==> flow/design.v <==
module fsm
(
  input sclk,
  input cs,
  input shift_register_output,
  output reg miso_bufe,
  output reg dm_we,
  output reg addr_we,
  output reg sr_we
);
  reg [2:0] state;
  reg [2:0] count;
  always @(posedge sclk) begin
    if (state === 3'dx) begin
      state <= 3'd0;
      count <= 3'd0;
    end
    case(state)
      3'd0: begin
        miso_bufe = 0;
        dm_we = 0;
        addr_we = 0;
        sr_we = 0;
        if (cs == 0)
          state <= 3'd1;
        else
          state <= 3'd0;
      end
      3'd1: begin
        sr_we <= 0;
        addr_we <= 1;
        dm_we <= 0;
        miso_bufe <= 0;
        if (count < 7)
          count <= count + 1;
        else if (count == 7) begin
          if (shift_register_output == 1'dx)
            count <= count;
          else if (shift_register_output == 1) begin
            count <= 0;
            state <= 3'd2;
          end
          else if (shift_register_output == 0) begin
            count <= 0;
            state <= 3'd4;
          end
        end
      end
      3'd2: begin
        sr_we <= 1;
        dm_we <= 0;
        addr_we <= 0;
        miso_bufe <= 0;
        state <= 3'd3;
      end
      3'd3: begin
        sr_we <= 0;
        dm_we <= 0;
        addr_we <= 0;
        miso_bufe <= 1;
        if (count < 7)
          count <= count + 1;
        else if (count == 7) begin
          state <= 3'd5;
          count <= 0;
        end
      end
      3'd4: begin
        sr_we <= 0;
        dm_we <= 1;
        addr_we <= 0;
        miso_bufe <= 0;
        if (count < 7)
          count <= count + 1;
        else if (count == 7) begin
          state <= 3'd5;
          count <= 0;
        end
      end
      3'd5: begin
        if (cs == 1)
          state = 3'd0;
        sr_we <= 0;
        dm_we <= 0;
        addr_we <= 0;
        miso_bufe <= 0;
      end
    endcase
    end
endmodule
======== From RTL to reports: fsm ========
What the tools print for fsm, step after step.
Line numbers count from 1 in the design file above.
Operators: Yosys type, input widths -> output width; for muxes data width and select width s.
Library cell names are shortened.
The mark - stands for no value.
inputs
  top module .............................. fsm
  clock port .............................. sclk
  standard-cell library ................... sky130hd
  corner .................................. tt_025C_1v80

======== After elaboration ========
Yosys after proc, flatten, opt, wreduce and memory -nomap, before mapping. Memory bits, and registers merged into a memory's read port (data or address), are not among the register bits. Print and check cells are not counted. Equal cells are merged and count once.
word-level totals
  register bits after elaboration ......... 10
  input bits .............................. 3
  output and inout port bits .............. 4
cells by class
  $add $sub $neg .......................... 1
  order comparisons ....................... 1
  equality and inequality tests ........... 12
  multiplexer cells ....................... 16
  reduce/logical cells .................... 13
operators with widths
  kind                 count
  $mux 3               10
  $reduce_or 5->1      4
  $pmux 3 s5           1
  $eq 3x3->1 const B   3
  $ne 2x2->1 const B   4
  $reduce_bool 2->1    4
  $pmux 1 s2           4
  $eq 3x2->1 const B   2
  $reduce_and 6->1     1
  $reduce_bool 6->1    1
  $add 3x1->3 const B  1
  $eq 3x1->1 const B   1
  $lt 3x3->1 const B   1
  $eqx 3x3->1 const B  1
  $logic_not 3->1      1
  $reduce_or 3->1      1
  $ne 2x1->1 const B   1
  $reduce_or 2->1      1
  $mux 1               1

======== Longest topological paths ========
Yosys ltp: most cells in a row. Word level: on the elaborated netlist, between registers, memories and ports. Mapped: between sequential cells and ports; inverters and the memories' decode and read muxes count.
logic depth
  depth in word-level cells ............... 5
  ABC_AREA ................................ 0
  mapped depth ............................ 4
  depth with buffers taken out ............ 4

======== Mapped cells and area ========
The flow's flattened synthesis, as Yosys stat reports it; memories are mapped. The netlist is that of the ABC_AREA named above (0 if unset); the other value can give another one.
Totals and module areas in this step are rounded.
synthesis totals
  mapped cells ............................ 43
  synthesis area .......................... 518 µm²
  sequential area ......................... 330 µm²
  flip-flop cells ......................... 13
  buffers ................................. 1
cell types
  cell type  count  area in all (µm²)
  edfxtp_1   7      210.202
  dfxtp_1    6      120.115
  ha_1       2      25.024
  or2_1      4      25.024
  nor3_1     4      20.019
  nor2_1     4      15.014
  and2_1     2      12.512
  or3_1      2      12.512
  mux2_2     1      11.261
  a22o_1     1      8.758
  o2bb2ai_1  1      8.758
  a21o_1     1      7.507
  inv_1      2      7.507
  o21a_1     1      7.507
  nand4_1    1      6.256
  nor2b_1    1      6.256
  buf_2      1      5.005
  nand3_1    1      5.005
  nand2_1    1      3.754

======== Worst setup path after synthesis ========
Path of least setup slack by OpenSTA after synthesis, without wires, with an ideal clock, recovery checks aside; 20% of the period is set as input and as output delay. Where synthesis merged equal registers, the netlist keeps one of their names.
timing post-synthesis
  path type ............................... reg-to-reg
  start ................................... reg count[0]
  end ..................................... reg state
  clock period ............................ 2.07 ns
  setup time .............................. 0.121 ns
  time at the first pin ................... 0.000 ns
  arrival ................................. 1.272 ns
  required time ........................... 1.949 ns
  slack ................................... 0.677 ns
  path delay .............................. 1.393 ns
  stages .................................. 5
  synthesis period reached ................ 1.393 ns
"path delay" is the arrival time less input delay plus setup time.
"stages" counts driving pins, that of a launching flip-flop among them; a cell with two outputs on the path counts twice.
"synthesis period reached" = period - worst setup slack (recovery checks aside). The figure is calculated, with input and output delays left at 20% of the set period.
An end named without its bit number is one bit of that signal or, where synthesis recoded a state register, one of its new flip-flops.
A register here has more assigning lines than the two given.
between the ends, post-synthesis
  cells stage by stage .................... edfxtp_1 > ha_1 > ha_1 > nand4_1 > mux2_2
RTL lines, path post-synthesis
  element        line  text
  from (decl)    12    reg [2:0] count;
  from (assign)  35    count <= count + 1;
  from (assign)  38    count <= count;
  to (assign)    15    state <= 3'd0;
  to (assign)    25    state <= 3'd1;
  to (decl)      11    reg [2:0] state;
No chain of elaborated cells between the ends is given.

======== Worst path after layout ========
Path of least setup slack in the final report of run 1 (OpenROAD, finished layout, wires in). Where an end is a register, its clock arrival counts in the times.
timing post-layout
  path type ............................... reg-to-reg
  start ................................... reg count[1]
  end ..................................... reg state
  clock period ............................ 1.43 ns
  setup time .............................. 0.10 ns
  time at the first pin ................... 0.27 ns
  arrival ................................. 1.53 ns
  required time ........................... 1.60 ns
  slack ................................... 0.07 ns
  stages .................................. 5
An end named without its bit number is one bit of that signal or, where synthesis recoded a state register, one of its new flip-flops.
A register here has more assigning lines than the two given.
between the ends, post-layout
  cells stage by stage .................... edfxtp_1 > ha_2 > ha_1 > nand4_1 > mux2_2
RTL lines, path post-layout
  element        line  text
  from (decl)    12    reg [2:0] count;
  from (assign)  35    count <= count + 1;
  from (assign)  38    count <= count;
  to (assign)    15    state <= 3'd0;
  to (assign)    25    state <= 3'd1;
  to (decl)      11    reg [2:0] state;
No chain of elaborated cells between the ends is given.

==> results <==
2 stored runs of fsm in the flow (synthesis by Yosys, layout by OpenROAD, sky130hd cells), in arbitrary order. Constraints: input delay and output delay 20% of the set period each, output load 0.01 pF.
By "clock period achieved" is meant the clock period of the run minus its worst setup slack. This is arithmetic on one report: input and output delays are still those of the set period (20% each).
"allowed time less slack (worst setup path)" = time allowed to the worst setup path (clock period - input delay - output delay, where it has them) - its slack; a late launch clock adds to it, a late capture clock takes from it.
"power consumption" is the tool's figure for a default switching activity; nothing was simulated.
The results are shown rounded.

---- run 1 ----
settings
  period_ns = 1.43
  CAP_MARGIN = 20
  CORE_MARGIN = 2
  CORE_UTILIZATION = 40
  SLEW_MARGIN = 20
results
  lowest hold slack ....................... 0.448 ns
  lowest setup slack ...................... 0.069 ns
  power consumption ....................... 0.00146 W
  clock period achieved ................... 1.361 ns
  post-route setup TNS .................... 0.000 ns
  die size ................................ 1600 µm²
  allowed time less slack (worst setup path) .. 1.36 ns
  class of the worst setup path ........... reg-to-reg
  utilization after routing ............... 0.564
  standard-cell area after layout ......... 652 µm²
  Yosys chip area after synthesis ......... 518 µm²

---- run 2 ----
settings
  period_ns = 1.61
  CORE_UTILIZATION = 27
  SETUP_SLACK_MARGIN = 0.33
  PLACE_DENSITY_LB_ADDON = 0.28
  CORE_ASPECT_RATIO = 0.83
  CORE_MARGIN = 3
  CELL_PAD_IN_SITES_GLOBAL_PLACEMENT = 2
  CELL_PAD_IN_SITES_DETAIL_PLACEMENT = 0
  TNS_END_PERCENT = 50
  CTS_CLUSTER_SIZE = 29
  CAP_MARGIN = 40
  MIN_ROUTING_LAYER = met2
  SLEW_MARGIN = 20
results
  lowest hold slack ....................... 0.471 ns
  lowest setup slack ...................... 0.272 ns
  power consumption ....................... 0.00135 W
  clock period achieved ................... 1.338 ns
  post-route setup TNS .................... 0.000 ns
  die size ................................ 2480 µm²
  allowed time less slack (worst setup path) .. 1.34 ns
  class of the worst setup path ........... reg-to-reg
  utilization after routing ............... 0.405
  standard-cell area after layout ......... 684 µm²
  Yosys chip area after synthesis ......... 518 µm²
